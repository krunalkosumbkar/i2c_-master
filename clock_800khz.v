==> flow/design.v <==
module clock_800khz (input arstn, input clock, output reg slow_clock);
 reg [7:0] count = 0;
    always @(posedge clock,negedge arstn)begin
        if (~arstn) begin
            count <=0;
            slow_clock <=0;
        end else begin
            if (count ==124)begin
                count <=0;
                slow_clock <= !slow_clock;
            end else begin
                count <= count +1;
            end
        end
    end
endmodule
======== Reports on clock_800khz ========
What the tools print for clock_800khz, step after step.
Lines are those of the file above, counted from 1.
Cell names lack the library's common part.
A cell with n/a has no value.
design
  top module .............................. clock_800khz
  clock port .............................. clock
  cell library ............................ sky130hd
  library corner .......................... tt_025C_1v80

======== Elaborated design ========
Yosys after proc, flatten, opt, wreduce and memory -nomap, before mapping. Enables and synchronous resets that opt folds into registers are not counted as muxes. Memory bits, and registers merged into a memory's read port (data or address), are not among the register bits. Print and check cells are not counted. Equal cells are merged and count once.
storage and ports
  register bits after elaboration ......... 9
  input bits .............................. 2
  output and inout bits ................... 1
  cells after elaboration ................. 6
operators by class
  add/subtract/negate cells ............... 1
  eq/ne operators ......................... 1
  mux-type cells .......................... 1
  reduce/logical cells .................... 1
operators by type and width
  operator                                      count
  adder 8 x 1 -> 8 bit with constant B          1
  equality test 8 x 7 -> 1 bit with constant B  1
  2-to-1 mux 8 bit                              1
  zero test 1 bit                               1

======== Depth ========
Yosys ltp: most cells in a row. Word level: on the elaborated netlist, between registers, memories and ports. Mapped: between sequential cells and ports; inverters and the memories' decode and read muxes count.
logic depth
  depth after elaboration ................. 2
  ABC_AREA ................................ 0
  mapped depth ............................ 5
  gate-level depth less buffers ........... 5

======== Netlist ========
Yosys stat after the flow's synthesis: flattened, memories mapped to cells. It holds for the ABC_AREA given above (unset counts as 0); a run with the other value may have another netlist.
cells by type
  type      count  total area (µm²)
  dfrtp_1   9      225.216
  ha_1      2      25.024
  nand3_1   5      25.024
  nand2_1   6      22.522
  nand4_4   1      21.27
  inv_1     5      18.768
  nor2_1    3      11.261
  o21ai_0   2      10.01
  o221ai_1  1      8.758
  xnor2_1   1      8.758
  xor2_1    1      8.758
  nand3b_1  1      7.507
  o211ai_1  1      7.507
  or4_1     1      7.507
  a31oi_1   1      6.256
  nand2b_1  1      6.256
  nand4_1   1      6.256
  o22ai_1   1      6.256
Not listed: further types 2, cells in them 2.
mapped netlist
  standard cells after synthesis .......... 45
  synthesis area .......................... 444.2 µm²
  area of sequential cells ................ 225.2 µm²
  mapped flip-flops ....................... 9
  buffers ................................. 0

======== Timing after synthesis ========
OpenSTA on the mapped netlist: ideal clock, no wires. The path of least setup slack (recovery checks aside). Input and output delay are each 20% of the period. Register names are those of the netlist, which keeps one name where synthesis merged equal registers.
path after synthesis
  path kind ............................... reg-to-reg
  from .................................... reg count[0]
  to ...................................... reg count[7]
  period .................................. 1.39 ns
  setup time .............................. 0.065 ns
  launch time at the first pin ............ 0.000 ns
  arrival ................................. 1.210 ns
  required time ........................... 1.325 ns
  slack ................................... 0.115 ns
  delay of the path ....................... 1.275 ns
  stages on the path ...................... 5
  path buffers ............................ 0
  period reached after synthesis .......... 1.275 ns
"delay of the path" = arrival - input delay + setup time.
"stages on the path": output pins that drive a net of the path, with the launching flip-flop's if there is one; two outputs of one cell count as two.
"period reached after synthesis" = period - worst setup slack (recovery checks aside). The figure is calculated, with input and output delays left at 20% of the set period.
Between the ends stands the longest chain of elaborated cells between them, by number of cells; it is not shown to be the way that was timed. Of several equally long chains one is given.
A line is the first line of the expression or statement that the cell stems from. Yosys adds cells for indexed reads and writes and turns some case tables into memories.
At most two assigning lines are given for a register; there are more.
on the way, after synthesis
  path through ............................ dfrtp_1 inv_1 ha_1 or4_1 nand2_1
  cells in the longest elaborated chain ... 2
  elaborated cells on any way between the ends .. 3
  RTL lines with such cells ............... 2
  classes of those cells .................. add/sub (1); eq/ne (1); mux (1)
RTL lines, path after synthesis
  item                  RTL line  text
  start: declaration    2         reg [7:0] count = 0;
  start: assignment     5         count <=0;
  start: assignment     12        count <= count +1;
  adder 8 x 1 -> 8 bit  12
  2-to-1 mux 8 bit      8         if (count ==124)begin
  end: assignment       9         count <=0;
  end: assignment       12
  end: declaration      2

======== Worst path after layout ========
From the final timing report of run 1: the path of least setup slack in the routed layout; clock arrival at registers is part of the times.
path after layout
  path kind ............................... reg-to-reg
  from .................................... reg count[0]
  to ...................................... reg count[4]
  period .................................. 0.931 ns
  setup time .............................. 0.12 ns
  launch time at the first pin ............ 0.24 ns
  arrival ................................. 1.37 ns
  required time ........................... 1.05 ns
  slack ................................... -0.32 ns
  stages on the path ...................... 6
  path buffers ............................ 0
Between the ends stands the longest chain of elaborated cells between them, by number of cells; it is not shown to be the way that was timed. Of several equally long chains one is given.
At most two assigning lines are given for a register; there are more.
on the way, after layout
  path through ............................ dfrtp_2 inv_2 ha_4 nand3b_1 o211ai_1 o21ai_1
  cells in the longest elaborated chain ... 2
  elaborated cells on any way between the ends .. 3
  RTL lines with such cells ............... 2
  classes of those cells .................. add/sub (1); eq/ne (1); mux (1)
RTL lines, path after layout
  item                  RTL line  text
  start: declaration    2         reg [7:0] count = 0;
  start: assignment     5         count <=0;
  start: assignment     12        count <= count +1;
  adder 8 x 1 -> 8 bit  12
  2-to-1 mux 8 bit      8         if (count ==124)begin
  end: assignment       9         count <=0;
  end: assignment       12
  end: declaration      2

Settings and measured results of 2 stored flow runs for module clock_800khz (sky130hd), not sorted in any way. The constraints put input and output delay at 20% of the set period each and load the outputs with 0.01 pF.
"worst setup path time (ns)" is the time allowed to the run's worst setup path (the clock period less input and output delay, where it has them) less its slack. Clock arrival times count: a late capture clock shortens it, a late launch clock lengthens it.

Flow files of run 1
==> flow/run.sh <==
#!/bin/bash
# the make line also repeats the synthesis and layout settings of config.mk as NAME=value (left out here)
make -C /OpenROAD-flow-scripts/flow DESIGN_CONFIG=/design/flow/config.mk WORK_HOME=/design/flow/orfs CLKGATE_MAP_FILE= finish
==> flow/config.mk <==
export PLATFORM = sky130hd
export DESIGN_NAME = clock_800khz
export DESIGN_NICKNAME = clock_800khz
export VERILOG_FILES = /design/flow/design.v
export SDC_FILE = /design/flow/constraint.sdc
export NUM_CORES = 4
export LEC_CHECK = 0
export ABC_AREA = 0
export CAP_MARGIN = 20
export CELL_PAD_IN_SITES_DETAIL_PLACEMENT = 1
export CELL_PAD_IN_SITES_GLOBAL_PLACEMENT = 2
export CORE_MARGIN = 3
export CORE_UTILIZATION = 42
export GPL_ROUTABILITY_DRIVEN = 1
export GPL_TIMING_DRIVEN = 0
export HOLD_SLACK_MARGIN = 0.2
export PLACE_DENSITY = 0.65
export SETUP_SLACK_MARGIN = 0.07
export SLEW_MARGIN = 15
==> flow/constraint.sdc <==
create_clock -name core_clock -period 0.931 [get_ports {clock}]
set_input_delay 0.1862 -clock core_clock [delete_from_list [all_inputs] [get_ports {clock}]]
set_output_delay 0.1862 -clock core_clock [all_outputs]
set_load 0.01 [all_outputs]

report of run 1
yosys chip area after synthesis (um^2): 444.2
finish__design__die__area: 1483.8
finish__design__instance__area__stdcell: 558.0
finish__design__instance__utilization: 0.5792
finish__timing__setup__ws: -0.323
finish__timing__setup__tns: -2.123
worst setup path time (ns): 1.25
worst setup path kind: reg-to-reg

Flow files of run 2
==> flow/run.sh <==
#!/bin/bash
# the make line also repeats the synthesis and layout settings of config.mk as NAME=value (left out here)
make -C /OpenROAD-flow-scripts/flow DESIGN_CONFIG=/design/flow/config.mk WORK_HOME=/design/flow/orfs CLKGATE_MAP_FILE= finish
==> flow/config.mk <==
export PLATFORM = sky130hd
export DESIGN_NAME = clock_800khz
export DESIGN_NICKNAME = clock_800khz
export VERILOG_FILES = /design/flow/design.v
export SDC_FILE = /design/flow/constraint.sdc
export NUM_CORES = 4
export LEC_CHECK = 0
export CAP_MARGIN = 20
export CORE_ASPECT_RATIO = 0.98
export CORE_MARGIN = 2
export CORE_UTILIZATION = 40
export CTS_CLUSTER_DIAMETER = 394
export GPL_TIMING_DRIVEN = 1
export PLACE_DENSITY_LB_ADDON = 0.13
export SLEW_MARGIN = 40
==> flow/constraint.sdc <==
create_clock -name core_clock -period 1.26 [get_ports {clock}]
set_input_delay 0.2520 -clock core_clock [delete_from_list [all_inputs] [get_ports {clock}]]
set_output_delay 0.2520 -clock core_clock [all_outputs]
set_load 0.01 [all_outputs]

report of run 2
yosys chip area after synthesis (um^2): 444.2
finish__design__die__area: 1393.0
finish__design__instance__area__stdcell: 546.8
finish__design__instance__utilization: 0.5518
finish__timing__setup__ws: 0.007
finish__timing__setup__tns: 0.000
worst setup path time (ns): 1.25
worst setup path kind: reg-to-reg
